==> flow/design.v <==
module io_port
(
	input wire 	      clk,
	input wire 	      resetb,
	input wire [7:0]   io_addr ,
	input wire 	      io_en ,
	input wire 	      io_we ,
	input wire [31:0]  io_data_write ,
	output reg [31:0] io_data_read,
		output wire 	      irq_mtimecmp,
		output reg [7:0] output0,
		input wire [7:0] input0,
		output reg [7:0] dir0
	);
	wire 	      mtime_we;
	wire [31:0] 	      mtime_dout;
	assign mtime_we = io_addr[7:4] == 4'b0001 ? io_we : 1'b0;
	integer i;
	always @ (*) begin
		io_data_read = 32'bX;
		case (io_addr)
			8'h00: begin
				for (i=0; i<8; i=i+1) begin
					io_data_read[i] = dir0[i] ? output0[i] : input0_p[i];
				end
			end
			8'h01: begin
				io_data_read[15:8] = dir0;
			end
			8'h10: io_data_read = mtime_dout;
			default: begin
			end
		endcase
	end
	reg [7:0]   input0_p;
	always @ (posedge clk) begin : GPIO0
		if (!resetb) begin
			input0_p <= 8'b0;
			output0 <= 8'b0;
			dir0 <= 8'b0;
		end
		else if (clk) begin
			input0_p <= input0;
			if (io_we) begin
				case (io_addr[7:0])
					8'b0: output0 <= io_data_write[7:0];
					8'b1: dir0 <= io_data_write[15:8];
					default: begin
					end
				endcase
			end
		end
	end
	timer TIMER0
	(
		.clk(clk), .resetb(resetb),
		.io_addr_3_2(io_addr[3:2]), .io_we(mtime_we), .io_din(io_data_write),
		.io_dout(mtime_dout), .irq_mtimecmp(irq_mtimecmp)
	);
	endmodule
module timer(
  input wire clk,
  input wire resetb,
  input wire [3:2] io_addr_3_2,
    input wire io_we,
    input wire [31:0] io_din,
    output wire [31:0] io_dout,
    output reg irq_mtimecmp
    );
    reg [63:0] mtime  ;
    reg [63:0] mtimecmp ;
    always @ (posedge clk) begin : TIMER_PIPELINE
      if (!resetb) begin
        mtime <= 64'b0;
        mtimecmp <= 64'b0;
        irq_mtimecmp <= 1'b0;
      end
      else if (clk) begin
        mtime <= mtime + 1;
        if (io_we) begin
          case (io_addr_3_2[3:2])
            2'b00: mtime[0+:32] <= io_din;
            2'b01: mtime[32+:32] <= io_din;
            2'b10: begin 
            mtimecmp[0+:32] <= io_din;
            irq_mtimecmp <= 1'b0;
          end
          2'b11: begin 
          mtimecmp[32+:32] <= io_din;
          irq_mtimecmp <= 1'b0;
        end
      endcase
    end
    if (mtime == mtimecmp) begin
      irq_mtimecmp <= 1'b1;
    end
  end
end
assign io_dout = 
  io_addr_3_2[3]
  ? ( io_addr_3_2[2] ? mtimecmp[32+:32] : mtimecmp[0+:32] )
  : ( io_addr_3_2[2] ? mtime[32+:32] : mtime[0+:32] );
  endmodule
-- Tool chain data of io_port
The steps from the RTL of io_port to its reports follow in flow order.
Lines are those of the file above, counted from 1.
Cell names lack the library's common part.
Not given: -
- top module: io_port
- clock port: clk
- library: sky130hd
- library corner: tt_025C_1v80

-- Word level
Yosys after proc, flatten, opt, wreduce and memory -nomap, before mapping. Memory bits, and registers merged into a memory's read port (data or address), are not among the register bits. Print and check cells are not counted. Equal cells are merged and count once.
- noted eq/ne operators: 7
- noted reduce/logical cells: 10
- multiplexer cells at 29
- noted add/subtract/negate cells: 1
- operators by type and width (cell ; count):
    two-way mux 32 bit ; 7
    adder 64 x 1 -> 64 bit with constant B ; 1
    == test 64 bit ; 1
    parallel mux 8 bit (select 2 bit) ; 1
    two-way mux 16 bit ; 1
    parallel mux 1 bit (select 2 bit) ; 8
    AND reduction 3 bit ; 5
    two-way mux 1 bit ; 12
    == test 8 x 1 -> 1 bit with constant B ; 1
    == test 8 x 5 -> 1 bit with constant B ; 1
    zero test 8 bit ; 1
    == test 2 bit with constant B ; 2
    nonzero test 2 bit ; 2
    == test 4 x 1 -> 1 bit with constant B ; 1
    == test 2 x 1 -> 1 bit with constant B ; 1
    zero test 2 bit ; 1
    OR reduction 2 bit ; 1
- word-level cells: 55
- input port bits: 52
- noted output and inout bits: 49
- noted register bits after elaboration: 153

-- Depth
Longest topological path by Yosys (ltp), each cell counted once; first at word level (registers and memories cut), then after technology mapping (sequential cells cut; the memories' decode and read muxes count).
- depth in word-level cells: 5
- noted ABC_AREA: 0
- noted depth in mapped cells: 10

-- After synthesis
The flow's flattened synthesis, as Yosys stat reports it; memories are mapped. The netlist is that of the ABC_AREA named above (0 if unset); the other value can give another one.
Totals and module areas in this step are rounded.
- cell types (cell type ; count ; total area (um^2)):
    dfxtp_1 ; 153 ; 3.06E+03
    mux4_2 ; 32 ; 720.691
    nand2_1 ; 184 ; 690.662
    mux2i_1 ; 53 ; 530.509
    a21oi_1 ; 104 ; 520.499
    nor2_1 ; 119 ; 446.678
    xor2_1 ; 39 ; 341.578
    clkbuf_1 ; 85 ; 319.056
    o21ai_0 ; 51 ; 255.245
    nand4_1 ; 39 ; 243.984
    nand3_1 ; 38 ; 190.182
    nor4_1 ; 26 ; 162.656
    xnor2_1 ; 14 ; 122.618
    and3_1 ; 18 ; 112.608
    nor3_1 ; 22 ; 110.106
    a22oi_1 ; 13 ; 97.594
    o22ai_1 ; 14 ; 87.584
    a32o_1 ; 8 ; 80.077
Other cell types: 46; their cells: 161.
- noted mapped area: 9293 um^2
- mapped flip-flops at 153
- mapped cells: 1173
By module: a second synthesis without flattening, with its own total; a netlist apart from the flattened one above.
- noted cell total of the unflattened synthesis: 1183
- noted area total of the unflattened synthesis: 9677 um^2
Each row is one instance without its submodules.
- by module (module ; area (um^2) ; cells ; times used):
    timer ; 8347 ; 1054 ; 1
    io_port ; 1330 ; 129 ; 1

Subject: flow runs of io_port

Hi,

Design io_port on sky130hd. What follows are 2 stored runs of the flow, each under its own settings; their order means nothing. The constraints put input and output delay at 20% of the set period each and load the outputs with 0.01 pF.
"achieved period" is the run's clock period less its worst setup slack. It is reckoned from that one timing run; input and output delays stay at 20% of the period that was set.
"worst setup path time": the worst setup path's part of the clock period (all of it between registers, 20% less for each end at a port) less its slack. A launch clock that arrives late makes it longer, a capture clock that arrives late makes it shorter.
"total design power": no workload was simulated; the value follows from the tool's default switching activity.
The measured numbers are rounded.

Job 1

==> flow/run.sh <==
#!/bin/bash
# the make line also repeats the synthesis and layout settings of config.mk as NAME=value (left out here)
make -C /OpenROAD-flow-scripts/flow DESIGN_CONFIG=/design/flow/config.mk WORK_HOME=/design/flow/orfs CLKGATE_MAP_FILE= finish
==> flow/config.mk <==
export PLATFORM = sky130hd
export DESIGN_NAME = io_port
export DESIGN_NICKNAME = io_port
export VERILOG_FILES = /design/flow/design.v
export SDC_FILE = /design/flow/constraint.sdc
export NUM_CORES = 4
export LEC_CHECK = 0
export ABC_AREA = 0
export CAP_MARGIN = 20
export CELL_PAD_IN_SITES_DETAIL_PLACEMENT = 0
export CORE_ASPECT_RATIO = 1.97
export CORE_MARGIN = 4
export CORE_UTILIZATION = 50
export CTS_CLUSTER_DIAMETER = 290
export CTS_CLUSTER_SIZE = 71
export PLACE_DENSITY = 0.38
export SETUP_SLACK_MARGIN = -0.4
export SLEW_MARGIN = 20
==> flow/constraint.sdc <==
create_clock -name core_clock -period 6.15 [get_ports {clk}]
set_input_delay 1.2300 -clock core_clock [delete_from_list [all_inputs] [get_ports {clk}]]
set_output_delay 1.2300 -clock core_clock [all_outputs]
set_load 0.01 [all_outputs]

Measured in job 1:
- worst setup path time: 3.27 ns
- worst setup path type: input to output
- noted the setup TNS: 0.000 ns
- die area: 20,960 um^2
- standard-cell area after layout at 13,550 um^2
- achieved period at 5.733 ns
- total design power: 4.975 mW
- synthesized cell area at 9,293 um^2
- noted the worst slack on setup checks: 0.417 ns

Job 2

==> flow/run.sh <==
#!/bin/bash
# the make line also repeats the synthesis and layout settings of config.mk as NAME=value (left out here)
make -C /OpenROAD-flow-scripts/flow DESIGN_CONFIG=/design/flow/config.mk WORK_HOME=/design/flow/orfs CLKGATE_MAP_FILE= finish
==> flow/config.mk <==
export PLATFORM = sky130hd
export DESIGN_NAME = io_port
export DESIGN_NICKNAME = io_port
export VERILOG_FILES = /design/flow/design.v
export SDC_FILE = /design/flow/constraint.sdc
export NUM_CORES = 4
export LEC_CHECK = 0
export CAP_MARGIN = 20
export CORE_MARGIN = 2
export CORE_UTILIZATION = 47
export CTS_CLUSTER_DIAMETER = 143
export CTS_CLUSTER_SIZE = 22
export GPL_ROUTABILITY_DRIVEN = 0
export GPL_TIMING_DRIVEN = 1
export PLACE_DENSITY = 0.84
export SETUP_SLACK_MARGIN = -0.05
export SLEW_MARGIN = 20
==> flow/constraint.sdc <==
create_clock -name core_clock -period 1.99 [get_ports {clk}]
set_input_delay 0.3980 -clock core_clock [delete_from_list [all_inputs] [get_ports {clk}]]
set_output_delay 0.3980 -clock core_clock [all_outputs]
set_load 0.01 [all_outputs]

Job 2: no results, routing failed with GRT-0116.

Regards
